==> flow/design.v <==
module AIM_AXI_Regs #(
    parameter DATA_WIDTH = 32
)(
    input clk,
    input reset,
    input [3:0]  awaddr,
    input        awvalid,
    output       awready,
    input [3:0]  wstrb,
    input [DATA_WIDTH-1:0] wdata,
    input        wvalid,
    output       wready,
    output [1:0] bresp,
    output       bvalid,
    input        bready,
    input [3:0]  araddr,
    input        arvalid,
    output       arready,
    output [DATA_WIDTH-1:0] rdata,
    output [1:0] rresp,
    output       rvalid,
    input        rready,
    output reg [31:0] instr_out,
    output reg [31:0] data_out,
    input      [31:0] result_in,
    input             result_valid
);
    reg [31:0] instr_reg, data_reg, result_reg;
    reg        status_reg;
    assign awready = 1; assign wready = 1; assign bresp = 2'b00; assign bvalid = 1;
    assign arready = 1; assign rresp = 2'b00; assign rvalid = 1;
    always @(posedge clk or posedge reset) begin
        if (reset) begin
            instr_reg <= 0; data_reg <= 0; result_reg <= 0; status_reg <= 0;
        end else begin
            if (awvalid && wvalid) begin
                case (awaddr)
                    4'h0: instr_reg <= wdata;
                    4'h4: data_reg  <= wdata;
                endcase
            end
            if (result_valid) begin
                result_reg <= result_in;
                status_reg <= 1;
            end
            if (arvalid && araddr == 4'hC && rready) status_reg <= 0;
        end
    end
    assign rdata = (araddr == 4'h0) ? instr_reg :
                   (araddr == 4'h4) ? data_reg  :
                   (araddr == 4'h8) ? result_reg :
                   (araddr == 4'hC) ? {31'b0, status_reg} : 32'b0;
    always @(*) begin
        instr_out = instr_reg;
        data_out  = data_reg;
    end
endmodule
Step by step through the tools: AIM_AXI_Regs
Tool output for the design above, in the order of the flow. Line numbers count from 1 in the design file above. Operators: Yosys type, input widths -> output width; for muxes data width and select width s. Library cell names are shortened. A cell with n/a has no value.

Top: AIM_AXI_Regs. Clock: clk. Standard-cell library: sky130hd. Library corner: tt_025C_1v80.

After elaboration
Source: Yosys, flattened and elaborated, memories not mapped. Widths are those after wreduce. Registers that Yosys merges into a memory's read port (data or address) are not register bits. Print and check cells do not count. Equal cells are merged and count once.

The figure for bits in latches is 0. The figure for memory cells is 0. For RAM bits the number is 0. For word-level cells the number is 22. The figure for register bits after elaboration is 97. For output and inout port bits the number is 105. Word width x clocked read ports: 0. Under ROM bits stands 0.

The figure for $add $sub $neg is 0. Bitwise logic cells: 0. The entry for multiply operators reads 0. For magnitude comparators the number is 0. Equal/unequal tests: 4. The figure for div/mod/pow operators is 0. Reductions and logical operators: 8. The entry for shift-type cells reads 0. The entry for mux-type cells reads 6.

Operator list (number): $mux 32 (3); $eq 4x3->1 const B (2); $eq 4x4->1 const B (2); $logic_not 4->1 (2); $reduce_and 2->1 (2); $logic_and 1x1->1 (3); $mux 1 (3); $reduce_bool 2->1 (1).

Logic depth
Longest topological path by Yosys (ltp), each cell counted once; first at word level (registers and memories cut), then after technology mapping (sequential cells cut; the memories' decode and read muxes count).

Under word-level depth stands 5. Under ABC_AREA stands 0. For mapped depth the number is 5. Under gate-level depth less buffers stands 3.

Mapped cells and area
Source: synth_stat.txt of the flow (Yosys; design flattened, memories mapped). It holds for the ABC_AREA given above (unset counts as 0); a run with the other value may have another netlist.

Buffers: 32. The figure for cell count is 364. For sequential area the number is 2427.3 µm². Synthesis area: 4541.9 µm². Flip-flops: 97.

Cell types: dfrtp_1 (number 97, total area 2.43E+03 µm²); mux2_2 (number 63, total area 709.43 µm²); mux2_4 (number 33, total area 495.475 µm²); a21oi_1 (number 31, total area 155.149 µm²); o21ai_0 (number 31, total area 155.149 µm²); nand2_1 (number 31, total area 116.362 µm²); nor2_1 (number 31, total area 116.362 µm²); buf_6 (number 9, total area 101.347 µm²); buf_4 (number 9, total area 67.565 µm²); buf_2 (number 7, total area 35.034 µm²); nor4b_2 (number 2, total area 30.029 µm²); clkbuf_1 (number 7, total area 26.275 µm²); mux4_2 (number 1, total area 22.522 µm²); nand3_2 (number 2, total area 20.019 µm²); nor4_2 (number 1, total area 12.512 µm²); o32a_1 (number 1, total area 10.01 µm²); conb_1 (number 2, total area 7.507 µm²); inv_1 (number 2, total area 7.507 µm²).

Not listed: further types 4, cells in them 4.

Path before layout
OpenSTA on the mapped netlist: ideal clock, no wires. The path of least setup slack (recovery checks aside). Input and output delay are each 20% of the period. Register names are those of the netlist, which keeps one name where synthesis merged equal registers.

Path kind: input-to-output. From: input port araddr[1]. To: output port rdata[10]. Under path delay stands 0.925 ns. The entry for time at the first pin reads 0.454 ns. For required time the number is 1.816 ns. The figure for data arrival time is 1.379 ns. Buffers on the path: 2. For input delay the number is 0.454 ns. Under path slack stands 0.437 ns. The figure for period is 2.27 ns. Stages: 5. Under period reached after synthesis stands 1.833 ns.

"path delay" = arrival - input delay + setup time. At an output port there is no setup time. "stages": output pins that drive a net of the path, with the launching flip-flop's if there is one; two outputs of one cell count as two. "period reached after synthesis" is the clock period less the worst setup slack; recovery checks do not enter. This is arithmetic on one report: input and output delays are still those of the set period (20% each). The rows between start and end are the longest chain of elaborated cells between them; the timing report does not say that the signal goes this way. Where chains are equally long, one stands for them. Each line given opens the expression or statement behind the cell; cells for indexed reads and writes are added by Yosys, which also makes memories of some case tables.

Cells stage by stage: or4_1 > buf_2 > buf_6 > nor2_1 > a21oi_1. The figure for cells in the longest elaborated chain is 4. Under elaborated cells on any way between the ends stands 6. For source lines of those cells the number is 3. Classes of those cells: 2 x eq/ne; 3 x mux; 1 x reduce/logical.

Ends and longest elaborated chain, after synthesis: from (decl) (line 16) `input [3:0]  araddr,`; $eq 4x4->1 (line 51) `(araddr == 4'h8) ? result_reg :`; $mux 32 (line 51); $mux 32 (line 50) `(araddr == 4'h4) ? data_reg  :`; $mux 32 (line 49) `assign rdata = (araddr == 4'h0) ? instr_reg :`; to (decl) (line 19) `output [DATA_WIDTH-1:0] rdata,`.

Path in the finished layout
Path of least setup slack in the final report of run 2 (OpenROAD, finished layout, wires in). Where an end is a register, its clock arrival counts in the times.

Path kind: input-to-output. From: input port araddr[0]. To: output port rdata[24]. Buffers on the path: 6. For input delay the number is 0.48 ns. Under path slack stands 0.05 ns. The entry for time at the first pin reads 0.48 ns. For required time the number is 1.94 ns. Stages: 9. The figure for period is 2.42 ns. The figure for data arrival time is 1.88 ns.

The rows between start and end are the longest chain of elaborated cells between them; the timing report does not say that the signal goes this way. Where chains are equally long, one stands for them.

Cells stage by stage: clkdlybuf4s15_2 > buf_6 > nor4b_4 > buf_4 > buf_12 > buf_12 > nand2_1 > a21oi_2 > buf_2. The figure for cells in the longest elaborated chain is 4. Under elaborated cells on any way between the ends stands 6. For source lines of those cells the number is 3. Classes of those cells: 2 x eq/ne; 3 x mux; 1 x reduce/logical.

Ends and longest elaborated chain, post-layout: from (decl) (line 16) `input [3:0]  araddr,`; $eq 4x4->1 (line 51) `(araddr == 4'h8) ? result_reg :`; $mux 32 (line 51); $mux 32 (line 50) `(araddr == 4'h4) ? data_reg  :`; $mux 32 (line 49) `assign rdata = (araddr == 4'h0) ? instr_reg :`; to (decl) (line 19) `output [DATA_WIDTH-1:0] rdata,`.

Subject: AIM_AXI_Regs on sky130hd, stored results

Hello all,

Stored flow runs of AIM_AXI_Regs (2 of them; Yosys, OpenROAD, sky130hd). They differ in their settings and are not a sequence. Constraints: input delay and output delay 20% of the set period each, output load 0.01 pF. "clock period achieved": clock period set for the run, less the worst setup slack. It is reckoned from that one timing run; input and output delays stay at 20% of the period that was set. "critical path time" = time allowed to the worst setup path (clock period - input delay - output delay, where it has them) - its slack; a late launch clock adds to it, a late capture clock takes from it.

Files of run 1:
==> flow/run.sh <==
#!/bin/bash
# the make line also repeats the synthesis and layout settings of config.mk as NAME=value (left out here)
make -C /OpenROAD-flow-scripts/flow DESIGN_CONFIG=/design/flow/config.mk WORK_HOME=/design/flow/orfs CLKGATE_MAP_FILE= finish
==> flow/config.mk <==
export PLATFORM = sky130hd
export DESIGN_NAME = AIM_AXI_Regs
export DESIGN_NICKNAME = AIM_AXI_Regs
export VERILOG_FILES = /design/flow/design.v
export SDC_FILE = /design/flow/constraint.sdc
export NUM_CORES = 4
export LEC_CHECK = 0
export CAP_MARGIN = 10
export CORE_ASPECT_RATIO = 0.74
export CORE_MARGIN = 2
export CORE_UTILIZATION = 60
export GPL_TIMING_DRIVEN = 1
export PLACE_DENSITY_LB_ADDON = 0.17
export SLEW_MARGIN = 10
export TNS_END_PERCENT = 70
==> flow/constraint.sdc <==
create_clock -name core_clock -period 0.932 [get_ports {clk}]
set_input_delay 0.1864 -clock core_clock [delete_from_list [all_inputs] [get_ports {clk}]]
set_output_delay 0.1864 -clock core_clock [all_outputs]
set_load 0.01 [all_outputs]

Outcome of run 1: incomplete, placement halted on a tool error.

Files of run 2:
==> flow/run.sh <==
#!/bin/bash
# the make line also repeats the synthesis and layout settings of config.mk as NAME=value (left out here)
make -C /OpenROAD-flow-scripts/flow DESIGN_CONFIG=/design/flow/config.mk WORK_HOME=/design/flow/orfs CLKGATE_MAP_FILE= finish
==> flow/config.mk <==
export PLATFORM = sky130hd
export DESIGN_NAME = AIM_AXI_Regs
export DESIGN_NICKNAME = AIM_AXI_Regs
export VERILOG_FILES = /design/flow/design.v
export SDC_FILE = /design/flow/constraint.sdc
export NUM_CORES = 4
export LEC_CHECK = 0
export CAP_MARGIN = 20
export CORE_MARGIN = 2
export CORE_UTILIZATION = 40
export SLEW_MARGIN = 20
==> flow/constraint.sdc <==
create_clock -name core_clock -period 2.42 [get_ports {clk}]
set_input_delay 0.4840 -clock core_clock [delete_from_list [all_inputs] [get_ports {clk}]]
set_output_delay 0.4840 -clock core_clock [all_outputs]
set_load 0.01 [all_outputs]

Results of run 2. The clock period achieved stands at 2.366 ns. The total negative slack stands at 0.000 ns. The worst hold slack after layout is 0.502 ns. The synthesized cell area is 4541.9 µm². The worst setup slack after layout reads 0.054 ns. The critical path time is 1.40 ns. Critical path type: input-to-output. For the area of the standard cells in the finished layout the run shows 6734.0 µm². The die size comes to 12223.5 µm².

Thanks
